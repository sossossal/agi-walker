==> flow/design.v <==
module altitude_reflex_chip (
    input wire clk,
    input wire rst_n,
    input wire signed [15:0] altitude_current,     
    input wire signed [15:0] altitude_target,      
    input wire signed [15:0] velocity_z,           
    input wire signed [15:0] accel_z,              
    input wire [7:0] compliance,       
    input wire signed [15:0] pid_kp,   
    input wire signed [15:0] pid_ki,   
    input wire signed [15:0] pid_kd,   
    output reg signed [15:0] thrust_output,    
    output reg control_valid                    
);
reg signed [15:0] error;
reg signed [31:0] integral;
reg signed [15:0] derivative;
reg signed [15:0] last_error;
always @(*) begin
    error = altitude_target - altitude_current;
end
always @(posedge clk or negedge rst_n) begin
    if (!rst_n) begin
        integral <= 0;
        last_error <= 0;
        derivative <= 0;
    end else begin
        integral <= integral + error;
        if (integral > 32767) integral <= 32767;
        if (integral < -32768) integral <= -32768;
        derivative <= error - last_error;
        last_error <= error;
    end
end
wire signed [31:0] pid_p = (error * pid_kp) >>> 8;
wire signed [31:0] pid_i = (integral * pid_ki) >>> 16;
wire signed [31:0] pid_d = (derivative * pid_kd) >>> 8;
wire signed [31:0] pid_output_raw = pid_p + pid_i + pid_d;
wire signed [15:0] pid_output = (pid_output_raw > 1000) ? 1000 :
                                 (pid_output_raw < -1000) ? -1000 :
                                 pid_output_raw[15:0];
wire signed [15:0] npu_input_error = error >>> 2;       
wire signed [15:0] npu_input_vel = velocity_z >>> 4;    
wire signed [15:0] npu_input_acc = accel_z >>> 6;       
wire signed [31:0] npu_layer1 = npu_input_error * 16 + npu_input_vel * 8 + npu_input_acc * 4;
wire signed [15:0] npu_activation = (npu_layer1 > 500) ? 500 :
                                     (npu_layer1 < -500) ? -500 :
                                     npu_layer1[15:0];
wire signed [15:0] npu_output = (npu_activation * 80) >>> 7;   
wire [15:0] inv_compliance = 255 - compliance;
wire signed [31:0] pid_scaled = (pid_output * inv_compliance);
wire signed [31:0] npu_scaled = (npu_output * compliance);
wire signed [31:0] mixed_output = (pid_scaled + npu_scaled) >>> 8;
always @(posedge clk or negedge rst_n) begin
    if (!rst_n) begin
        thrust_output <= 0;
        control_valid <= 0;
    end else begin
        if (mixed_output > 1000) begin
            thrust_output <= 1000;
        end else if (mixed_output < -1000) begin
            thrust_output <= -1000;
        end else begin
            thrust_output <= mixed_output[15:0];
        end
        control_valid <= 1;
    end
end
endmodule
======== From RTL to reports: altitude_reflex_chip ========
Tool output for the design above, in the order of the flow.
Line numbers count from 1 in the design file above.
Cell names lack the library's common part.
The mark -- stands for no value.
set-up
  top module .............................. altitude_reflex_chip
  clock ................................... clk
  standard-cell library ................... sky130hd
  corner .................................. tt_025C_1v80

======== Word-level counts ========
Yosys after proc, flatten, opt, wreduce and memory -nomap, before mapping. Enables and synchronous resets that opt folds into registers are not counted as muxes. Memory bits, and registers merged into a memory's read port (data or address), are not among the register bits. Print and check cells are not counted. Equal cells are merged and count once.
cells by class
  multiply operators ...................... 6
  $add $sub $neg .......................... 9
  magnitude comparators ................... 8
  multiplexer cells ....................... 8
operator list
  kind                                                             count
  16-bit by 16-bit multiplier with 32-bit output                   3
  32-bit by 16-bit multiplier with 32-bit output                   1
  16-bit by 8-bit multiplier with 24-bit output                    1
  16-bit 2-to-1 mux                                                6
  16-bit by 4-bit multiplier with 19-bit output with constant B    1
  32-bit 2-to-1 mux                                                2
  16-bit subtractor                                                2
  32-bit by 16-bit adder with 32-bit output                        1
  32-bit by 16-bit > comparator with 1-bit output with constant B  1
  32-bit by 16-bit < comparator with 1-bit output with constant B  1
  32-bit by 25-bit adder with 32-bit output                        1
  25-bit by 24-bit adder with 26-bit output                        1
  26-bit by 11-bit > comparator with 1-bit output with constant B  1
  26-bit by 11-bit < comparator with 1-bit output with constant B  1
  24-bit by 16-bit adder with 25-bit output                        1
  24-bit by 11-bit > comparator with 1-bit output with constant B  1
  24-bit by 11-bit < comparator with 1-bit output with constant B  1
  19-bit by 12-bit adder with 20-bit output                        1
  20-bit by 10-bit > comparator with 1-bit output with constant B  1
  20-bit by 10-bit < comparator with 1-bit output with constant B  1
  18-bit by 15-bit adder with 19-bit output                        1
  8-bit by 8-bit subtractor with 9-bit output with constant A      1
storage and ports
  input port bits ......................... 122
  flip-flop bits (word level) ............. 81
  cells after elaboration ................. 36
  output and inout bits ................... 17

======== Depth ========
Longest topological path by Yosys (ltp), each cell counted once; first at word level (registers and memories cut), then after technology mapping (sequential cells cut; the memories' decode and read muxes count).
logic depth
  depth after elaboration ................. 12
  ABC_AREA ................................ 0
  mapped depth ............................ 77
  mapped depth without buffers ............ 72

======== Mapped cells and area ========
The flow's flattened synthesis, as Yosys stat reports it; memories are mapped. The netlist is that of the ABC_AREA named above (0 if unset); the other value can give another one.
The area totals of this step are shown rounded.
synthesis totals
  mapped cells ............................ 5500
  chip area (Yosys) ....................... 48400 µm²
  buffers ................................. 183
  flip-flops .............................. 81
  sequential part of the area ............. 2027 µm²
cell types
  cell      count  total area (µm²)
  fa_1      1057   2.12E+04
  ha_1      501    6.27E+03
  inv_1     1318   4.95E+03
  nand2_1   667    2.5E+03
  and2_1    376    2.35E+03
  dfrtp_1   81     2.03E+03
  xnor2_1   143    1.25E+03
  a21oi_1   175    875.84
  nor2_1    179    671.894
  clkbuf_1  169    634.358
  xor2_1    63     551.779
  o21ai_0   102    510.49
  nor3_1    95     475.456
  a21o_1    52     390.374
  nand2b_1  58     362.848
  nor2b_1   48     300.288
  nand3_1   47     235.226
  o21a_1    23     172.666
Other cell types: 64; their cells: 346.

======== Path before layout ========
Source: OpenSTA report_checks on the synthesized netlist (no wires, ideal clock, input and output delay 20% of the period each), path of least setup slack; recovery checks are left aside. Register names are those of the netlist, which keeps one name where synthesis merged equal registers.
timing path post-synthesis
  path kind ............................... input port to flip-flop
  from .................................... in (name not given)
  to ...................................... reg thrust_output[1]
  external input delay .................... 4.500 ns
  data required time ...................... 22.434 ns
  buffers on the path ..................... 3
  arrival time ............................ 21.248 ns
  stages on the path ...................... 70
  slack ................................... 1.186 ns
  path delay .............................. 16.814 ns
  period .................................. 22.5 ns
  time at the first pin ................... 4.500 ns
  library setup time ...................... 0.066 ns
  period reached after synthesis .......... 21.314 ns
"path delay" is the arrival time less input delay plus setup time.
"stages on the path": output pins that drive a net of the path, with the launching flip-flop's if there is one; two outputs of one cell count as two.
"period reached after synthesis" is the clock period less the worst setup slack; recovery checks do not enter. This is arithmetic on one report: input and output delays are still those of the set period (20% each).
Between the ends stands the longest chain of elaborated cells between them, by number of cells; it is not shown to be the way that was timed. Of several equally long chains one is given.
Each line given opens the expression or statement behind the cell; cells for indexed reads and writes are added by Yosys, which also makes memories of some case tables.
A register here has more assigning lines than the two given.
between the ends, post-synthesis
  cells stage by stage .................... inv_1 ha_1 fa_1 nor2b_1 o21ai_0 a21boi_0 o21ai_0 a21boi_0 o21ai_0 a21boi_0 o21ai_0 nor2b_1 xnor2_1 clkbuf_1 nand2_1 fa_1 fa_1 inv_1 [34 not listed] fa_1 ha_1 fa_1 inv_1 fa_1 fa_1 inv_1 ha_1 and3_1 a211o_1 a31oi_1 o21ai_1 a211oi_1 nor2_1 or4_1 a211o_1 nor2_1 o311a_1
  cells in the longest elaborated chain ... 12
  elaborated cells on any way between the ends .. 22
  source lines of those cells ............. 14
  those cells by class .................... 6 x add/sub; 4 x mul; 6 x compare; 6 x mux
RTL lines, path post-synthesis
  what                                             RTL line  RTL
  start: declaration                               5
  16-bit subtractor                                20
  16-bit by 16-bit multiplier with 32-bit output   35        wire signed [31:0] pid_p = (error * pid_kp) >>> 8;
  24-bit by 16-bit adder with 25-bit output        38        wire signed [31:0] pid_output_raw = pid_p + pid_i + pid_d;
  25-bit by 24-bit adder with 26-bit output        38
  26-bit by 11-bit < comparator with 1-bit output  40        (pid_output_raw < -1000) ? -1000 :
  16-bit 2-to-1 mux                                40
  16-bit 2-to-1 mux                                39        wire signed [15:0] pid_output = (pid_output_raw > 1000) ? 1000 :
  16-bit by 16-bit multiplier with 32-bit output   51        wire signed [31:0] pid_scaled = (pid_output * inv_compliance);
  32-bit by 25-bit adder with 32-bit output        53        wire signed [31:0] mixed_output = (pid_scaled + npu_scaled) >>> 8;
  24-bit by 11-bit < comparator with 1-bit output  61        end else if (mixed_output < -1000) begin
  16-bit 2-to-1 mux                                61
  16-bit 2-to-1 mux                                59        if (mixed_output > 1000) begin
  end: assignment                                  62        thrust_output <= -1000;
  end: assignment                                  64        thrust_output <= mixed_output[15:0];
  end: declaration                                 12        output reg signed [15:0] thrust_output,
Nets of the timed path that keep an RTL name, with a line that drives or declares them; the list need not be complete.
named nets, post-synthesis
  net        RTL line
  error[10]  20

======== Timing after layout ========
Path of least setup slack in the final report of run 1 (OpenROAD, finished layout, wires in). Where an end is a register, its clock arrival counts in the times.
timing path post-layout
  path kind ............................... input port to flip-flop
  from .................................... in (name not given)
  to ...................................... reg thrust_output[3]
  library setup time ...................... 0.14 ns
  period .................................. 34.4 ns
  data required time ...................... 34.66 ns
  stages on the path ...................... 68
  time at the first pin ................... 6.88 ns
  buffers on the path ..................... 2
  arrival time ............................ 26.35 ns
  external input delay .................... 6.88 ns
  slack ................................... 8.31 ns
Between the ends stands the longest chain of elaborated cells between them, by number of cells; it is not shown to be the way that was timed. Of several equally long chains one is given.
A register here has more assigning lines than the two given.
between the ends, post-layout
  cells stage by stage .................... clkdlybuf4s50_1 inv_1 ha_1 fa_1 nor2b_1 o21ai_0 a21boi_0 o21ai_0 a21boi_0 o21ai_0 a21boi_0 o21ai_0 nor2b_1 xnor2_2 buf_4 nand2_1 fa_1 fa_1 [32 not listed] ha_1 fa_1 inv_1 fa_1 fa_1 inv_1 ha_1 a21oi_1 nor2b_1 a211o_1 a31oi_1 o21ai_1 a211oi_1 nor2_1 or4_1 a211o_1 nor2_1 o21ai_0
  cells in the longest elaborated chain ... 12
  elaborated cells on any way between the ends .. 22
  source lines of those cells ............. 14
  those cells by class .................... 6 x add/sub; 4 x mul; 6 x compare; 6 x mux
RTL lines, path post-layout
  what                                             RTL line  RTL
  start: declaration                               5
  16-bit subtractor                                20
  16-bit by 16-bit multiplier with 32-bit output   35        wire signed [31:0] pid_p = (error * pid_kp) >>> 8;
  24-bit by 16-bit adder with 25-bit output        38        wire signed [31:0] pid_output_raw = pid_p + pid_i + pid_d;
  25-bit by 24-bit adder with 26-bit output        38
  26-bit by 11-bit < comparator with 1-bit output  40        (pid_output_raw < -1000) ? -1000 :
  16-bit 2-to-1 mux                                40
  16-bit 2-to-1 mux                                39        wire signed [15:0] pid_output = (pid_output_raw > 1000) ? 1000 :
  16-bit by 16-bit multiplier with 32-bit output   51        wire signed [31:0] pid_scaled = (pid_output * inv_compliance);
  32-bit by 25-bit adder with 32-bit output        53        wire signed [31:0] mixed_output = (pid_scaled + npu_scaled) >>> 8;
  24-bit by 11-bit < comparator with 1-bit output  61        end else if (mixed_output < -1000) begin
  16-bit 2-to-1 mux                                61
  16-bit 2-to-1 mux                                59        if (mixed_output > 1000) begin
  end: assignment                                  62        thrust_output <= -1000;
  end: assignment                                  64        thrust_output <= mixed_output[15:0];
  end: declaration                                 12        output reg signed [15:0] thrust_output,

Hand-over note for altitude_reflex_chip

Stored flow runs of altitude_reflex_chip (2 of them; Yosys, OpenROAD, sky130hd). They differ in their settings and are not a sequence. Constraints: input delay and output delay 20% of the set period each, output load 0.01 pF.
"achieved clock period" is the run's clock period less its worst setup slack. It is reckoned from that one timing run; input and output delays stay at 20% of the period that was set.
By "allowed time less slack (worst setup path)" is meant the share of the clock period that the worst setup path is allowed (20% is reserved at inputs, 20% at outputs), minus its slack. Clock arrival times at its registers enter into it.
The results are shown rounded.

---- run 1 ----
settings
  period_ns = 34.4
  CORE_UTILIZATION = 20
  SETUP_SLACK_MARGIN = 0.83
  PLACE_DENSITY = 0.74
  CELL_PAD_IN_SITES_GLOBAL_PLACEMENT = 0
  SLEW_MARGIN = 15
  CAP_MARGIN = 20
  CORE_MARGIN = 2
results
  synthesized cell area ................... 48400 µm²
  die footprint ........................... 245900 µm²
  standard-cell area after layout ......... 53740 µm²
  final utilization ....................... 0.223
  setup slack of the critical path ........ 8.310 ns
  sum of negative setup slack ............. 0.000 ns
  worst hold slack in the final report .... 0.510 ns
  achieved clock period ................... 26.090 ns
  allowed time less slack (worst setup path) .. 19.21 ns
  critical path kind ...................... input port to flip-flop

---- run 2 ----
settings
  period_ns = 24.2
  SETUP_SLACK_MARGIN = -0.37
  CAP_MARGIN = 20
  CORE_MARGIN = 2
  CORE_UTILIZATION = 40
  SLEW_MARGIN = 20
results
  synthesized cell area ................... 48400 µm²
  die footprint ........................... 123800 µm²
  standard-cell area after layout ......... 51840 µm²
  final utilization ....................... 0.432
  setup slack of the critical path ........ 0.842 ns
  sum of negative setup slack ............. 0.000 ns
  worst hold slack in the final report .... 0.571 ns
  achieved clock period ................... 23.358 ns
  allowed time less slack (worst setup path) .. 18.52 ns
  critical path kind ...................... input port to flip-flop

End of note.
